==> flow/design.v <==
module pintest 
(
	input wire			CLK100_P,
	output wire[8:0]	D2IO_n,
	output wire[8:0]	D2IO_p,
	output wire[4:0]	D2I_n,
	output wire[4:0]	D2I_p,
	output wire[5:0]	D3IO_n,
	input wire			TestClock,
	output wire			D3IO_n7,  
	output wire[7:0]	D3IO_p,
	output wire[7:0]	D3I_n,
	output wire[7:0]	D3I_p,
	output wire[7:0]	D6IO_n,
	output wire[7:0]	D6IO_p,
	output wire[7:0]	D6I_n,
	output wire[7:0]	D6I_p,
	output wire[3:0]	LED,
	output wire[7:0]	S0,
	output wire[11:0]	S1,
	output wire[6:0]	S8,
	output wire[0:0]	S6
);
localparam PINCOUNT = 128;
localparam PINMAX = PINCOUNT - 1;
reg [PINMAX:0] shiftreg;
reg [PINMAX:0] shiftreg_r;
wire clk;
reg [5:0] porcount = 6'b0;
wire por_reset;
wire reset;
reg last_testclk;
reg [2:0] sync_testclk = 'b0;
always @(posedge CLK100_P)
begin
	if (~&porcount)
	begin
		porcount <= porcount + 1'b1;
	end
end
assign por_reset = ~&porcount;
assign clk = CLK100_P;
reg[27:0] resetcount;
always @(posedge clk or posedge por_reset)
begin
	if (por_reset) begin
		resetcount <= 'b0;
		sync_testclk <= 'b0;
		shiftreg <= 'b0;
	end else begin
		shiftreg <= shiftreg_r;
		sync_testclk <= {TestClock, sync_testclk[2:1]};
		if (sync_testclk[0] == 1'b1 ) begin
			resetcount <= 'b0;
		end else begin
			if (~&resetcount) begin
				resetcount <= resetcount + 1'b1;
			end 
		end
	end
end
assign reset = por_reset | &resetcount;
reg[26:0] ledCount;
always @(posedge clk)
begin
	ledCount <= ledCount + 1'b1;
end
reg flip;
assign LED[0] = por_reset;
assign LED[1] = ledCount[26];
assign LED[2] = ~reset;
assign LED[3] = flip;
always @(posedge clk or posedge reset)
begin
	if (reset) begin
		shiftreg_r[PINMAX:1] <= {PINMAX{1'b0}};
		shiftreg_r[0] <= 1'b1;
		flip <= 1'b0;
	end else begin
		last_testclk <= sync_testclk[0];
		if (sync_testclk[0] == 1'b1 && last_testclk == 1'b0) begin
			shiftreg_r <={shiftreg_r[PINMAX-1:0], shiftreg_r[PINMAX]};
			flip <= ~flip;
		end
	end
end
assign S0[5]    = shiftreg[0];  
assign S1[3]    = shiftreg[1];  
assign S8[6]    = shiftreg[2];  
assign D6I_n[0]    = shiftreg[3];  
assign S1[4]    = shiftreg[4];  
assign S8[4]    = shiftreg[5];  
assign S6[0]    = shiftreg[6];  
assign D6I_p[3]    = shiftreg[7];  
assign D6I_p[2]    = shiftreg[8];  
assign D6I_p[5]    = shiftreg[9];  
assign D6I_p[0]    = shiftreg[10];  
assign D6I_n[3]    = shiftreg[11];  
assign D6I_n[5]    = shiftreg[12];  
assign D6I_n[2]    = shiftreg[13];  
assign D6I_n[1]    = shiftreg[14];  
assign D6I_p[1]    = shiftreg[15];  
assign S8[3]    = shiftreg[16];  
assign S1[5]    = shiftreg[17];  
assign S1[9]    = shiftreg[18];  
assign S1[0]    = shiftreg[19];  
assign S1[11]    = shiftreg[20];  
assign S8[5]    = shiftreg[21];  
assign S8[1]    = shiftreg[22];  
assign S0[7]    = shiftreg[24];  
assign S0[2]    = shiftreg[25];  
assign S0[0]    = shiftreg[26];  
assign S1[7]    = shiftreg[27];  
assign S0[1]    = shiftreg[28];  
assign S0[4]    = shiftreg[29];  
assign S0[6]    = shiftreg[30];  
assign S0[3]    = shiftreg[31];  
assign D6IO_n[6]    = shiftreg[32];  
assign D6IO_p[7]    = shiftreg[33];  
assign D6IO_n[7]    = shiftreg[34];  
assign D6I_n[6]    = shiftreg[35];  
assign D6I_p[6]    = shiftreg[36];  
assign D6I_p[7]    = shiftreg[37];  
assign D6I_p[4]    = shiftreg[38];  
assign D6I_n[7]    = shiftreg[39];  
assign S1[1]    = shiftreg[40];  
assign S1[2]    = shiftreg[41];  
assign D6I_n[4]    = shiftreg[42];  
assign S1[8]    = shiftreg[43];  
assign S8[0]    = shiftreg[44];  
assign S1[6]    = shiftreg[45];  
assign S1[10]    = shiftreg[46];  
assign S8[2]    = shiftreg[47];  
assign D6IO_n[3]    = shiftreg[50];  
assign D6IO_p[3]    = shiftreg[51];  
assign D6IO_p[0]    = shiftreg[52];  
assign D6IO_n[0]    = shiftreg[53];  
assign D6IO_p[1]    = shiftreg[54];  
assign D6IO_n[1]    = shiftreg[55];  
assign D6IO_p[4]    = shiftreg[56];  
assign D6IO_n[5]    = shiftreg[57];  
assign D6IO_p[5]    = shiftreg[58];  
assign D6IO_n[4]    = shiftreg[60];  
assign D6IO_p[2]    = shiftreg[61];  
assign D6IO_n[2]    = shiftreg[62];  
assign D6IO_p[6]    = shiftreg[63];  
assign D3IO_n[0]    = shiftreg[64];  
assign D3IO_p[0]    = shiftreg[65];  
assign D3I_n[3]    = shiftreg[66];  
assign D3I_p[3]    = shiftreg[67];  
assign D3I_n[4]    = shiftreg[68];  
assign D3I_p[4]    = shiftreg[69];  
assign D2IO_p[7]    = shiftreg[70];  
assign D2IO_n[7]    = shiftreg[71];  
assign D2IO_n[6]    = shiftreg[72];  
assign D2IO_p[6]    = shiftreg[73];  
assign D2IO_n[4]    = shiftreg[74];  
assign D2IO_p[4]    = shiftreg[75];  
assign D2I_n[1]    = shiftreg[76];  
assign D2I_p[1]    = shiftreg[77];  
assign D2I_n[0]    = shiftreg[78];  
assign D2I_p[0]    = shiftreg[79];  
assign D3IO_p[6]    = shiftreg[80];  
assign D3IO_n7    = shiftreg[81];  
assign D3IO_n[2]    = shiftreg[82];  
assign D3IO_p[2]    = shiftreg[83];  
assign D2IO_n[8]    = shiftreg[84];  
assign D2IO_p[8]    = shiftreg[85];  
assign D2IO_n[1]    = shiftreg[86];  
assign D2IO_n[2]    = shiftreg[87];  
assign D2IO_p[2]    = shiftreg[88];  
assign D2IO_n[0]    = shiftreg[89];  
assign D2IO_p[1]    = shiftreg[90];  
assign D3IO_n[4]    = shiftreg[91];  
assign D2IO_p[0]    = shiftreg[92];  
assign D3IO_p[4]    = shiftreg[93];  
assign D3IO_p[5]    = shiftreg[98];  
assign D3IO_n[5]    = shiftreg[99];  
assign D2IO_p[3]    = shiftreg[100];  
assign D2IO_n[3]    = shiftreg[101];  
assign D2IO_p[5]    = shiftreg[102];  
assign D3IO_p[1]    = shiftreg[104];  
assign D2IO_n[5]    = shiftreg[105];  
assign D3IO_n[1]    = shiftreg[106];  
assign D3IO_p[3]    = shiftreg[107];  
assign D3I_p[7]    = shiftreg[108];  
assign D3IO_p[7]    = shiftreg[109];  
assign D3IO_n[3]    = shiftreg[110];  
assign D3I_n[7]    = shiftreg[111];  
assign D2I_p[2]    = shiftreg[112];  
assign D2I_p[3]    = shiftreg[113];  
assign D3I_p[1]    = shiftreg[114];  
assign D2I_p[4]    = shiftreg[115];  
assign D2I_n[2]    = shiftreg[116];  
assign D2I_n[3]    = shiftreg[117];  
assign D3I_n[1]    = shiftreg[118];  
assign D2I_n[4]    = shiftreg[119];  
assign D3I_p[0]    = shiftreg[120];  
assign D3I_p[2]    = shiftreg[121];  
assign D3I_p[5]    = shiftreg[122];  
assign D3I_p[6]    = shiftreg[123];  
assign D3I_n[6]    = shiftreg[124];  
assign D3I_n[5]    = shiftreg[125];  
assign D3I_n[2]    = shiftreg[126];  
assign D3I_n[0]    = shiftreg[127];  
endmodule
# Step by step through the tools: pintest
# The steps from the RTL of pintest to its reports follow in flow order.
# Line numbers count from 1 in the design file above.
# Operators: Yosys type, input widths -> output width; for muxes data width and select width s.
# Not given: --
[inputs]
design = "pintest"
clock_port = "CLK100_P"
cell_library = "sky130hd"
lib_corner = "tt_025C_1v80"

# Elaborated design
# Counts by Yosys on the flattened word-level netlist (proc, flatten, opt, wreduce; memories kept). Register bits leave out memories and registers merged into their read ports (data or address). Print and check cells are left out. Cells with the same type and inputs are merged into one.
[bits]
register_bits = 322
in_bits = 2
elab_cells = 22
output_inout_bits = 123
[classes]
mux = 2
reduce_logical = 4
addsub = 3
bitwise = 4
n_eq = 1
[ops]
columns = ["cell", "count"]
rows = [
  ["$mux 28", 2],
  ["$add 28x1->28 const B", 1],
  ["$reduce_and 28->1", 1],
  ["$add 27x1->27 const B", 1],
  ["$add 6x1->6 const B", 1],
  ["$reduce_and 6->1", 1],
  ["$not 1->1", 3],
  ["$ne 2x2->1 const B", 1],
  ["$or 1x1->1", 1],
  ["$logic_and 1x1->1", 1],
  ["$logic_not 1->1", 1],
]

# Logic depth
# Depth = most cells in a row (Yosys ltp): at word level without a register or memory, in the mapped netlist without a sequential cell, where the memories' decode and read muxes count.
[depth]
word_depth = 4
ABC_AREA = 0
ltp_mapped = 8
ltp_nobuf = 5

# Netlist
# The flow's flattened synthesis, as Yosys stat reports it; memories are mapped. The netlist is that of the ABC_AREA named above (0 if unset); the other value can give another one.
[by_type]
columns = ["cell_type", "count", "area_total_um2"]
rows = [
  ["sky130_fd_sc_hd__dfrtp_1", 278, 6.96E+03],
  ["sky130_fd_sc_hd__mux2_2", 139, 1.57E+03],
  ["sky130_fd_sc_hd__dfxtp_1", 27, 540.518],
  ["sky130_fd_sc_hd__edfxtp_1", 7, 210.202],
  ["sky130_fd_sc_hd__xnor2_1", 21, 183.926],
  ["sky130_fd_sc_hd__nand3_1", 25, 125.12],
  ["sky130_fd_sc_hd__nor2b_1", 18, 112.608],
  ["sky130_fd_sc_hd__nor2_1", 23, 86.333],
  ["sky130_fd_sc_hd__a21oi_1", 17, 85.082],
  ["sky130_fd_sc_hd__mux2_1", 7, 78.826],
  ["sky130_fd_sc_hd__xor2_1", 9, 78.826],
  ["sky130_fd_sc_hd__a211oi_1", 10, 75.072],
  ["sky130_fd_sc_hd__and3_1", 11, 68.816],
  ["sky130_fd_sc_hd__clkbuf_1", 18, 67.565],
  ["sky130_fd_sc_hd__nand4_1", 10, 62.56],
  ["sky130_fd_sc_hd__and4_1", 7, 61.309],
  ["sky130_fd_sc_hd__nand2_1", 15, 56.304],
  ["sky130_fd_sc_hd__and2_1", 6, 37.536],
]
# Not listed: further types 26, cells in them 61.
[synth_totals]
ff_cells = 313
sequential_area_um2 = 7733.7
cells = 709
synth_area_um2 = 10935.5
n_buf = 32

# Timing after synthesis
# Path of least setup slack by OpenSTA after synthesis, without wires, with an ideal clock, recovery checks aside; 20% of the period is set as input and as output delay. Where synthesis merged equal registers, the netlist keeps one of their names.
[synth_timing]
path_type = "register to register"
from = "register resetcount[0]"
to = "register last_testclk"
required_time_ns = 8.939
t_arrival_ns = 7.963
path_delay_ns = 8.644
setup_ns = 0.681
path_slack_ns = 0.975
clock_period_ns = 9.62
driving_pins = 8
n_path_buf = 3
period_less_setup_slack_ns = 8.645
# "path_delay_ns" = arrival - input delay + setup time.
# "driving_pins" counts driving pins, that of a launching flip-flop among them; a cell with two outputs on the path counts twice.
# "period_less_setup_slack_ns" = period - worst setup slack (recovery checks aside). The figure is calculated, with input and output delays left at 20% of the set period.
# Between the ends stands the longest chain of elaborated cells between them, by number of cells; it is not shown to be the way that was timed. Of several equally long chains one is given.
# Each line given opens the expression or statement behind the cell; cells for indexed reads and writes are added by Yosys, which also makes memories of some case tables.
# A register here has more assigning lines than the two given.
[synth_via]
path_cell_list = "sky130_fd_sc_hd__dfrtp_1 -> sky130_fd_sc_hd__ha_1 -> sky130_fd_sc_hd__and3_1 -> sky130_fd_sc_hd__buf_2 -> sky130_fd_sc_hd__and4_4 -> sky130_fd_sc_hd__buf_6 -> sky130_fd_sc_hd__buf_6 -> sky130_fd_sc_hd__a21oi_1"
elab_chain_cells = 2
[synth_rtl]
columns = ["element", "line", "source"]
rows = [
  ["from (decl)", 43, "reg[27:0] resetcount;"],
  ["from (assign)", 47, "resetcount <= 'b0;"],
  ["from (assign)", 57, "resetcount <= resetcount + 1'b1;"],
  ["$reduce_and 28->1", 62, "assign reset = por_reset | &resetcount;"],
  ["$or 1x1->1", 62, ""],
  ["to (assign)", 80, "last_testclk <= sync_testclk[0];"],
  ["to (decl)", 32, "reg last_testclk;"],
]

# Timing after layout
# From the final timing report of flow run A: the path of least setup slack in the routed layout; clock arrival at registers is part of the times.
[layout_timing]
path_type = "register to output"
from = "register porcount[0]"
to = "output port LED[2]"
n_path_buf = 1
driving_pins = 6
clock_period_ns = 8.21
output_delay_ns = 1.64
t_arrival_ns = 2.62
required_time_ns = 6.57
path_slack_ns = 3.95
# Between the ends stands the longest chain of elaborated cells between them, by number of cells; it is not shown to be the way that was timed. Of several equally long chains one is given.
[layout_via]
path_cell_list = "sky130_fd_sc_hd__edfxtp_1 -> sky130_fd_sc_hd__ha_1 -> sky130_fd_sc_hd__and3_1 -> sky130_fd_sc_hd__nand3_1 -> sky130_fd_sc_hd__a21oi_1 -> sky130_fd_sc_hd__clkdlybuf4s50_1"
elab_chain_cells = 4
[layout_rtl]
columns = ["element", "line", "source"]
rows = [
  ["from (decl)", 29, "reg [5:0] porcount = 6'b0;"],
  ["from (assign)", 38, "porcount <= porcount + 1'b1;"],
  ["$reduce_and 6->1", 41, "assign por_reset = ~&porcount;"],
  ["$logic_not 1->1", 41, ""],
  ["$or 1x1->1", 62, "assign reset = por_reset | &resetcount;"],
  ["$not 1->1", 71, "assign LED[2] = ~reset;"],
  ["to (decl)", 18, "output wire[3:0] LED,"],
]

# Record of 2 stored runs of the RTL-to-layout flow on pintest, platform sky130hd. The runs are unordered. Constraints: input delay and output delay 20% of the set period each, output load 0.01 pF.
# "period_reached_ns": clock period set for the run, less the worst setup slack. It is reckoned from that one timing run; input and output delays stay at 20% of the period that was set.
# "worst_path_allowed_less_slack_ns" = time allowed to the worst setup path (clock period - input delay - output delay, where it has them) - its slack; a late launch clock adds to it, a late capture clock takes from it.
# "totalPower_uw" rests on the timing tool's default activity at the inputs, not on a simulated workload.

[[run]]
name = "flow run A"
[run.settings]
period_ns = 8.21
CAP_MARGIN = 20
CORE_MARGIN = 2
CORE_UTILIZATION = 40
SLEW_MARGIN = 20
[run.results]
yosys_chip_area_um2 = 10935.5
design.die.area_um2 = 28677.7
cell_area_final_um2 = 13624.3
layout_utilization_pct = 50.7
ws_setup_ns = 3.950
fin_tns_ns = 0.000
ws_hold_ns = 0.353
totalPower_uw = 3101
period_reached_ns = 4.260
worst_path_allowed_less_slack_ns = 2.62
critical_path_kind = "register to output"

[[run]]
name = "flow run B"
[run.settings]
period_ns = 7.36
CORE_UTILIZATION = 19
PLACE_DENSITY_LB_ADDON = 0.24
HOLD_SLACK_MARGIN = 0.3
CORE_ASPECT_RATIO = 1.69
CORE_MARGIN = 10
CELL_PAD_IN_SITES_GLOBAL_PLACEMENT = 2
CELL_PAD_IN_SITES_DETAIL_PLACEMENT = 1
GPL_TIMING_DRIVEN = 0
CTS_CLUSTER_DIAMETER = 249
CAP_MARGIN = 40
SLEW_MARGIN = 20
MIN_ROUTING_LAYER = "met1"
[run.results]
yosys_chip_area_um2 = 10935.5
design.die.area_um2 = 67884.4
cell_area_final_um2 = 14649.0
layout_utilization_pct = 25.7
ws_setup_ns = 3.156
fin_tns_ns = 0.000
ws_hold_ns = 0.363
totalPower_uw = 3673
period_reached_ns = 4.204
worst_path_allowed_less_slack_ns = 2.73
critical_path_kind = "register to output"
